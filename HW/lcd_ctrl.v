==> flow/design.v <==
module LCD_CTRL(clk, reset, IROM_Q, cmd, cmd_valid, IROM_EN, IROM_A, IRB_RW, IRB_D, IRB_A, busy, done);
input clk;
input reset;
input [7:0] IROM_Q;
input [2:0] cmd;
input cmd_valid;
output reg IROM_EN;
output reg [5:0] IROM_A;
output reg IRB_RW;
output reg [7:0] IRB_D;
output reg [5:0] IRB_A;
output reg busy;
output reg done;
parameter [3:0] INITIAL=0, CMD_IDLE=1, CMD_WRITE=2, CMD_SHIFT_UP=3, CMD_SHIFT_DOWN=4, CMD_SHIFT_LEFT=5, CMD_SHIFT_RIGHT=6, CMD_AVERAGE=7, CMD_MIRROR_X=8, CMD_MIRROR_Y=9, READ=10, DONE=11;
reg [3:0] Q_NOW=INITIAL, Q_NEXT;
reg dummy;
reg cmd_done=0;
reg write_begin=0;
reg [8:0] counter=0;
reg [7:0] buffer[0:63];
wire [9:0] average_temp;
reg [3:0] operation_point_x=4, operation_point_y=4;
initial begin
IROM_EN = 1;
IROM_A = 0;
IRB_RW = 1;
busy = 1;
done = 0;
end
always@(posedge clk)begin
    if(reset)begin
        Q_NOW <= INITIAL;
    end
    else begin
        Q_NOW <= Q_NEXT;
    end
end
always@(*)begin
    case(Q_NOW)
        INITIAL:begin
            if(!reset)begin
                Q_NEXT=READ;
            end
            else begin
                Q_NEXT=INITIAL;
            end
        end
        READ:begin
            if(cmd_done) begin
                Q_NEXT=CMD_IDLE;
            end
            else begin
                Q_NEXT=READ;
            end
        end
        CMD_IDLE:begin
            if(cmd_valid)begin
            case(cmd)
                0:
                    Q_NEXT=CMD_WRITE;
                1:
                    Q_NEXT=CMD_SHIFT_UP;
                2:
                    Q_NEXT=CMD_SHIFT_DOWN;
                3:
                    Q_NEXT=CMD_SHIFT_LEFT;
                4:
                    Q_NEXT=CMD_SHIFT_RIGHT;
                5:
                    Q_NEXT=CMD_AVERAGE;
                6:
                    Q_NEXT=CMD_MIRROR_X;
                7:
                    Q_NEXT=CMD_MIRROR_Y;
                default:
                    Q_NEXT=CMD_IDLE;
            endcase
            end
            else begin
                Q_NEXT=CMD_IDLE;
            end
        end
        CMD_WRITE:begin
            if(cmd_done) begin
                Q_NEXT=DONE;
            end
            else begin
                Q_NEXT=CMD_WRITE;
            end
        end
        CMD_SHIFT_UP:begin
            if(cmd_done) begin
                Q_NEXT=CMD_IDLE;
            end
            else begin
                Q_NEXT=CMD_SHIFT_UP;
            end
        end
        CMD_SHIFT_DOWN:begin
            if(cmd_done) Q_NEXT=CMD_IDLE;
            else Q_NEXT=CMD_SHIFT_DOWN;
        end
        CMD_SHIFT_LEFT:begin
            if(cmd_done) Q_NEXT=CMD_IDLE;
            else Q_NEXT=CMD_SHIFT_LEFT;
        end
        CMD_SHIFT_RIGHT:begin
            if(cmd_done) Q_NEXT=CMD_IDLE;
            else Q_NEXT=CMD_SHIFT_RIGHT;
        end
        CMD_AVERAGE:begin
            if(cmd_done) Q_NEXT=CMD_IDLE;
            else Q_NEXT=CMD_AVERAGE;
        end
        CMD_MIRROR_X:begin
            if(cmd_done) Q_NEXT=CMD_IDLE;
            else Q_NEXT=CMD_MIRROR_X;
        end
        CMD_MIRROR_Y:begin
            if(cmd_done) Q_NEXT=CMD_IDLE;
            else Q_NEXT=CMD_MIRROR_Y;
        end
        DONE:begin
            Q_NEXT=DONE;
        end
        default:begin
            Q_NEXT=Q_NOW;
        end
    endcase
end
always@(*)begin
    case(Q_NOW)
        INITIAL:
            busy=1;
        READ:
            busy=1;
        CMD_IDLE:
            busy=0;
        CMD_SHIFT_UP:
            busy=1;
        CMD_SHIFT_DOWN:
            busy=1;
        CMD_SHIFT_LEFT:
            busy=1;
        CMD_SHIFT_RIGHT:
            busy=1;
        CMD_AVERAGE:
            busy=1;
        CMD_MIRROR_X:
            busy=1;
        CMD_MIRROR_Y:
            busy=1;
        CMD_WRITE:
            busy=1;
        DONE:
            busy=0;
        default:
            busy=1;
endcase
end
always@(*)begin
    if(Q_NOW==DONE) done=1;
    else done=0;
end
always@(posedge clk)begin
    if(Q_NOW==READ)begin
    IROM_A <= (IROM_A==63)?IROM_A:IROM_A+1;
    end
    else IROM_A <= 0;
end
always@(posedge clk)begin
    if(Q_NOW==CMD_WRITE) IRB_A <= (IRB_A==63)?IRB_A:IRB_A+1;
    else IRB_A <= 0;
end
always@(*)begin
    if(Q_NOW==CMD_WRITE) write_begin=1;
    else write_begin=0;
end
always@(posedge clk)begin
    if(Q_NOW==READ)begin
        counter <= (counter==64)?counter:counter+1;
    end
    else counter <= 0;
end
assign average_temp = (buffer[(operation_point_y-1)*8+operation_point_x-1]+buffer[(operation_point_y-1)*8+operation_point_x]+buffer[operation_point_y*8+operation_point_x-1]+buffer[operation_point_y*8+operation_point_x])/4;
always@(posedge clk)begin
case(Q_NOW)
    CMD_IDLE:begin
        cmd_done <= 0;
    end
    READ:begin
        if(IROM_A==63)begin
            cmd_done <= 1;
        end
        else begin
            dummy <= 0;
        end
    end
    CMD_WRITE:begin
        if(IRB_A==62)begin
        cmd_done <= 1;
        end
        else dummy <= 0;
    end
    CMD_SHIFT_UP:begin
        if(!cmd_done) operation_point_y <= (operation_point_y==1)?1:operation_point_y-1;
        else operation_point_y <= operation_point_y;
        cmd_done <= 1;
    end
    CMD_SHIFT_DOWN:begin
        if(!cmd_done) operation_point_y <= (operation_point_y==7)?7:operation_point_y+1;
        else operation_point_y <= operation_point_y;
        cmd_done <= 1;
    end
    CMD_SHIFT_LEFT:begin
        if(!cmd_done) operation_point_x <= (operation_point_x==1)?1:operation_point_x-1;
        else operation_point_y <= operation_point_y;
        cmd_done <= 1;
    end
    CMD_SHIFT_RIGHT:begin
        if(!cmd_done) operation_point_x <= (operation_point_x==7)?7:operation_point_x+1;
        else operation_point_y <= operation_point_y;
        cmd_done <= 1;
    end
    CMD_AVERAGE:begin
        cmd_done <= 1;
    end
    CMD_MIRROR_X:begin
        cmd_done <= 1;
    end
    CMD_MIRROR_Y:begin
        cmd_done <= 1;
    end
    default:begin
        dummy <= 0;
    end
endcase
end
always@(*)begin
    if(Q_NOW==READ) IROM_EN = 0;
    else IROM_EN = 1;
end
always@(*)begin
    if(Q_NOW==CMD_WRITE) IRB_RW = 0;
    else IRB_RW = 1;
end
always@(negedge clk)begin
    if(Q_NOW==CMD_WRITE)begin
        if(IRB_A>=0) IRB_D <= buffer[IRB_A];
        else IRB_D <= 0;
    end
    else IRB_D <= 0;
end
always@(posedge clk)begin
case(Q_NOW)
    READ:begin
        if(!cmd_done&&IROM_A>0) buffer[IROM_A-1] <= IROM_Q;
        else if(cmd_done) buffer[63] <= IROM_Q;
        else buffer[0] <= IROM_Q;
    end
    CMD_AVERAGE:begin
        buffer[(operation_point_y-1)*8+operation_point_x-1] <= average_temp;
        buffer[(operation_point_y-1)*8+operation_point_x] <= average_temp;
        buffer[operation_point_y*8+operation_point_x-1] <= average_temp;
        buffer[operation_point_y*8+operation_point_x] <= average_temp;
    end
    CMD_MIRROR_X:begin
        if(!cmd_done)begin
        buffer[(operation_point_y-1)*8+operation_point_x-1] <= buffer[operation_point_y*8+operation_point_x-1];
        buffer[(operation_point_y-1)*8+operation_point_x] <= buffer[operation_point_y*8+operation_point_x];
        buffer[operation_point_y*8+operation_point_x-1] <= buffer[(operation_point_y-1)*8+operation_point_x-1];
        buffer[operation_point_y*8+operation_point_x] <= buffer[(operation_point_y-1)*8+operation_point_x];
        end
        else dummy <= 0;    
    end
    CMD_MIRROR_Y:begin
        if(!cmd_done)begin
        buffer[(operation_point_y-1)*8+operation_point_x-1] <= buffer[(operation_point_y-1)*8+operation_point_x];
        buffer[(operation_point_y-1)*8+operation_point_x] <= buffer[(operation_point_y-1)*8+operation_point_x-1];
        buffer[operation_point_y*8+operation_point_x-1] <= buffer[operation_point_y*8+operation_point_x];
        buffer[operation_point_y*8+operation_point_x] <= buffer[operation_point_y*8+operation_point_x-1];
        end
        else dummy <= 0;
    end
    default:begin
        IRB_D <= 0;
    end
endcase
end      
endmodule
; From RTL to reports: LCD_CTRL
; Tool output for the design above, in the order of the flow.
; Line numbers count from 1 in the design file above.
; Operators carry their Yosys type and port widths (W data, S select, Z words).
; Cell names lack the library's common part.
; Not given: n/a
[setup]
design = LCD_CTRL
clk_port = clk
cell_library = sky130hd
pvt_corner = tt_025C_1v80

; Word-level counts
; Yosys after proc, flatten, opt, wreduce and memory -nomap, before mapping. Memory bits, and registers merged into a memory's read port (data or address), are not among the register bits. Print and check cells are not counted. Equal cells are merged and count once.
; Memory sizes are those after Yosys's memory passes, which may raise the word count (mostly to a power of two), join words into wider ones and drop unused or constant bits.
[op_classes]
add_sub_neg = 2
n_eq = 16
mux = 17
n_reduce_logical = 5
[op_table]
columns = op, count
row1 = $pmux W4 S12, 1
row2 = $mux W4, 5
row3 = $eq A6 B6 Y1 const B, 3
row4 = $eq A4 B3 Y1 const B, 4
row5 = $eq A4 B4 Y1 const B, 4
row6 = $reduce_bool A12 Y1, 1
row7 = $add A6 B1 Y6 const B, 2
row8 = $mux W3, 4
row9 = $eq A4 B2 Y1 const B, 2
row10 = $reduce_or A7 Y1, 1
row11 = $mux W1, 5
row12 = $ne A2 B2 Y1 const B, 2
row13 = $eq A4 B1 Y1 const B, 1
row14 = $logic_not A4 Y1, 1
row15 = $reduce_bool A4 Y1, 1
row16 = $pmux W1 S4, 1
row17 = $reduce_and A3 Y1, 1
row18 = $mux W2, 1
[word_totals]
register_bits = 17
mem_bits_ro = 48
n_memories = 2
input_bits = 14
out_inout_bits = 24
wordCells = 46
[memory_table]
columns = name, words, word_bits, read_ports, wr, line
row1 = (name not given), 8, 4, 1, 0, 58  ; case(cmd)
row2 = (name not given), 16, 1, 1, 0, 132  ; case(Q_NOW)

; Depth
; Yosys ltp: most cells in a row. Word level: on the elaborated netlist, between registers, memories and ports. Mapped: between sequential cells and ports; inverters and the memories' decode and read muxes count.
[depth]
word_depth = 4
ABC_AREA = 0
ltp_mapped = 5
depth_no_buf = 5

; Synthesis result
; The flow's flattened synthesis, as Yosys stat reports it; memories are mapped. The netlist is that of the ABC_AREA named above (0 if unset); the other value can give another one.
; Totals and module areas in this step are rounded.
[synth_totals]
cell_count = 119
mapped_area_mm2 = 0.001
seqArea_mm2 = 0.00035
ffs = 17
n_buf = 15
[by_type]
columns = type, count, area_total_um2
row1 = dfxtp_1, 16, 320.307
row2 = buf_4, 8, 60.058
row3 = nor3_1, 12, 60.058
row4 = ha_1, 4, 50.048
row5 = a21oi_1, 9, 45.043
row6 = edfxtp_1, 1, 30.029
row7 = o21a_1, 4, 30.029
row8 = a31oi_1, 4, 25.024
row9 = nand3_1, 5, 25.024
row10 = buf_6, 2, 22.522
row11 = nand3b_1, 3, 22.522
row12 = clkbuf_1, 5, 18.768
row13 = nand2_1, 5, 18.768
row14 = a311oi_1, 2, 17.517
row15 = and4_1, 2, 17.517
row16 = xnor2_1, 2, 17.517
row17 = nor2_1, 4, 15.014
row18 = o21ai_0, 3, 15.014
; Other cell types: 22; their cells: 28.

; Path before layout
; OpenSTA on the mapped netlist: ideal clock, no wires. The path of least setup slack (recovery checks aside). Input and output delay are each 20% of the period. Register names are those of the netlist, which keeps one name where synthesis merged equal registers.
[synth_timing]
path_kind = reg2reg
from = register Q_NOW[1]
to = register cmd_done
clock_period_ns = 1.57
setup_time_ns = 0.323
t_first_pin_ns = 0.000
t_arrival_ns = 1.082
t_required_ns = 1.247
path_slack_ns = 0.165
path_delay_ns = 1.405
stages = 5
n_path_buf = 1
period_less_setup_slack_ns = 1.405
; "path_delay_ns" = arrival - input delay + setup time.
; "stages": output pins that drive a net of the path, with the launching flip-flop's if there is one; two outputs of one cell count as two.
; "period_less_setup_slack_ns" = period - worst setup slack (recovery checks aside). The figure is calculated, with input and output delays left at 20% of the set period.
; The rows between start and end are the longest chain of elaborated cells between them; the timing report does not say that the signal goes this way. Where chains are equally long, one stands for them.
; A line is the first line of the expression or statement that the cell stems from. Yosys adds cells for indexed reads and writes and turns some case tables into memories.
; At most two assigning lines are given for a register; there are more.
; Only ways into the end's enable, where the timed path ends, are counted here.
[synth_between]
path_cell_list = dfxtp_1 > clkbuf_1 > nand3_1 > o21a_1 > a311oi_1
elab_chain_cells = 4
cone_cells = 15
classes_between = 12 x eq/ne; 3 x reduce/logical
[synth_lines]
columns = item, line
row1 = start: declaration, 15  ; reg [3:0] Q_NOW=INITIAL, Q_NEXT;
row2 = start: assignment, 32  ; Q_NOW <= INITIAL;
row3 = start: assignment, 35  ; Q_NOW <= Q_NEXT;
row4 = $eq A4 B4 Y1, 187  ; case(Q_NOW)
row5 = $reduce_or A7 Y1, n/a
row6 = $reduce_bool A4 Y1, n/a
row7 = $reduce_and A3 Y1, n/a
row8 = end: assignment, 189  ; cmd_done <= 0;
row9 = end: assignment, 193  ; cmd_done <= 1;
row10 = end: declaration, 17  ; reg cmd_done=0;

; Path in the finished layout
; Path of least setup slack in the final report of flow run 2 (OpenROAD, finished layout, wires in). Where an end is a register, its clock arrival counts in the times.
[layout_timing]
path_kind = reg2out
from = register Q_NOW[0]
to = output port IROM_EN
clock_period_ns = 1.92
out_delay_ns = 0.38
t_first_pin_ns = 0.26
t_arrival_ns = 1.51
t_required_ns = 1.54
path_slack_ns = 0.02
stages = 4
n_path_buf = 1
; The rows between start and end are the longest chain of elaborated cells between them; the timing report does not say that the signal goes this way. Where chains are equally long, one stands for them.
[layout_between]
path_cell_list = dfxtp_1 > nand2b_1 > or3b_4 > dlygate4sd2_1
elab_chain_cells = 2
cone_cells = 2
classes_between = 1 x eq/ne; 1 x mux
[layout_lines]
columns = item, line
row1 = start: declaration, 15  ; reg [3:0] Q_NOW=INITIAL, Q_NEXT;
row2 = start: assignment, 32  ; Q_NOW <= INITIAL;
row3 = start: assignment, 35  ; Q_NOW <= Q_NEXT;
row4 = $eq A4 B4 Y1, 240  ; if(Q_NOW==READ) IROM_EN = 0;
row5 = $mux W1, 240
row6 = end: declaration, 7  ; output reg IROM_EN;

; 2 stored runs of LCD_CTRL in the flow (synthesis by Yosys, layout by OpenROAD, sky130hd cells), in arbitrary order. Constraints: input delay and output delay 20% of the set period each, output load 0.01 pF.
; By "achievedPeriod_ns" is meant the clock period of the run minus its worst setup slack. This is arithmetic on one report: input and output delays are still those of the set period (20% each).
; "worst_setup_path_time_ns" = time allowed to the worst setup path (clock period - input delay - output delay, where it has them) - its slack; a late launch clock adds to it, a late capture clock takes from it.
; By "total_power_mw" is meant OpenSTA's value without simulated activity: inputs other than the clock are taken to toggle once in ten clock periods, and the tool carries that through the logic.
; Results are given in rounded form.

[flow run 1: settings]
period_ns = 1.95
CORE_UTILIZATION = 59
SETUP_SLACK_MARGIN = 0.39
PLACE_DENSITY = 0.94
CORE_ASPECT_RATIO = 0.63
CELL_PAD_IN_SITES_GLOBAL_PLACEMENT = 3
CELL_PAD_IN_SITES_DETAIL_PLACEMENT = 0
GPL_ROUTABILITY_DRIVEN = 0
CTS_CLUSTER_DIAMETER = 352
CAP_MARGIN = 10
MIN_ROUTING_LAYER = met2
CORE_MARGIN = 2
SLEW_MARGIN = 20
[flow run 1: results]
outcome = no results, placement failed with GPL-0301

[flow run 2: settings]
period_ns = 1.92
CORE_UTILIZATION = 27
SETUP_SLACK_MARGIN = -0.07
PLACE_DENSITY_LB_ADDON = 0.16
CELL_PAD_IN_SITES_DETAIL_PLACEMENT = 2
TNS_END_PERCENT = 5
ABC_AREA = 0
GPL_TIMING_DRIVEN = 0
CTS_CLUSTER_DIAMETER = 151
MIN_ROUTING_LAYER = met2
CAP_MARGIN = 20
CORE_MARGIN = 2
SLEW_MARGIN = 20
[flow run 2: results]
yosys_chip_area_mm2 = 0.001
die_mm2 = 0.0043
post_route_stdcell_area_mm2 = 0.0014
utilization_pct = 38
worstSetupSlack_ns = 0.022
setup_tns_ns = 0.000
worst_hold_slack_ns = 0.53
total_power_mw = 1.5
achievedPeriod_ns = 1.898
worst_setup_path_time_ns = 1.51
worstPathKind = reg2out
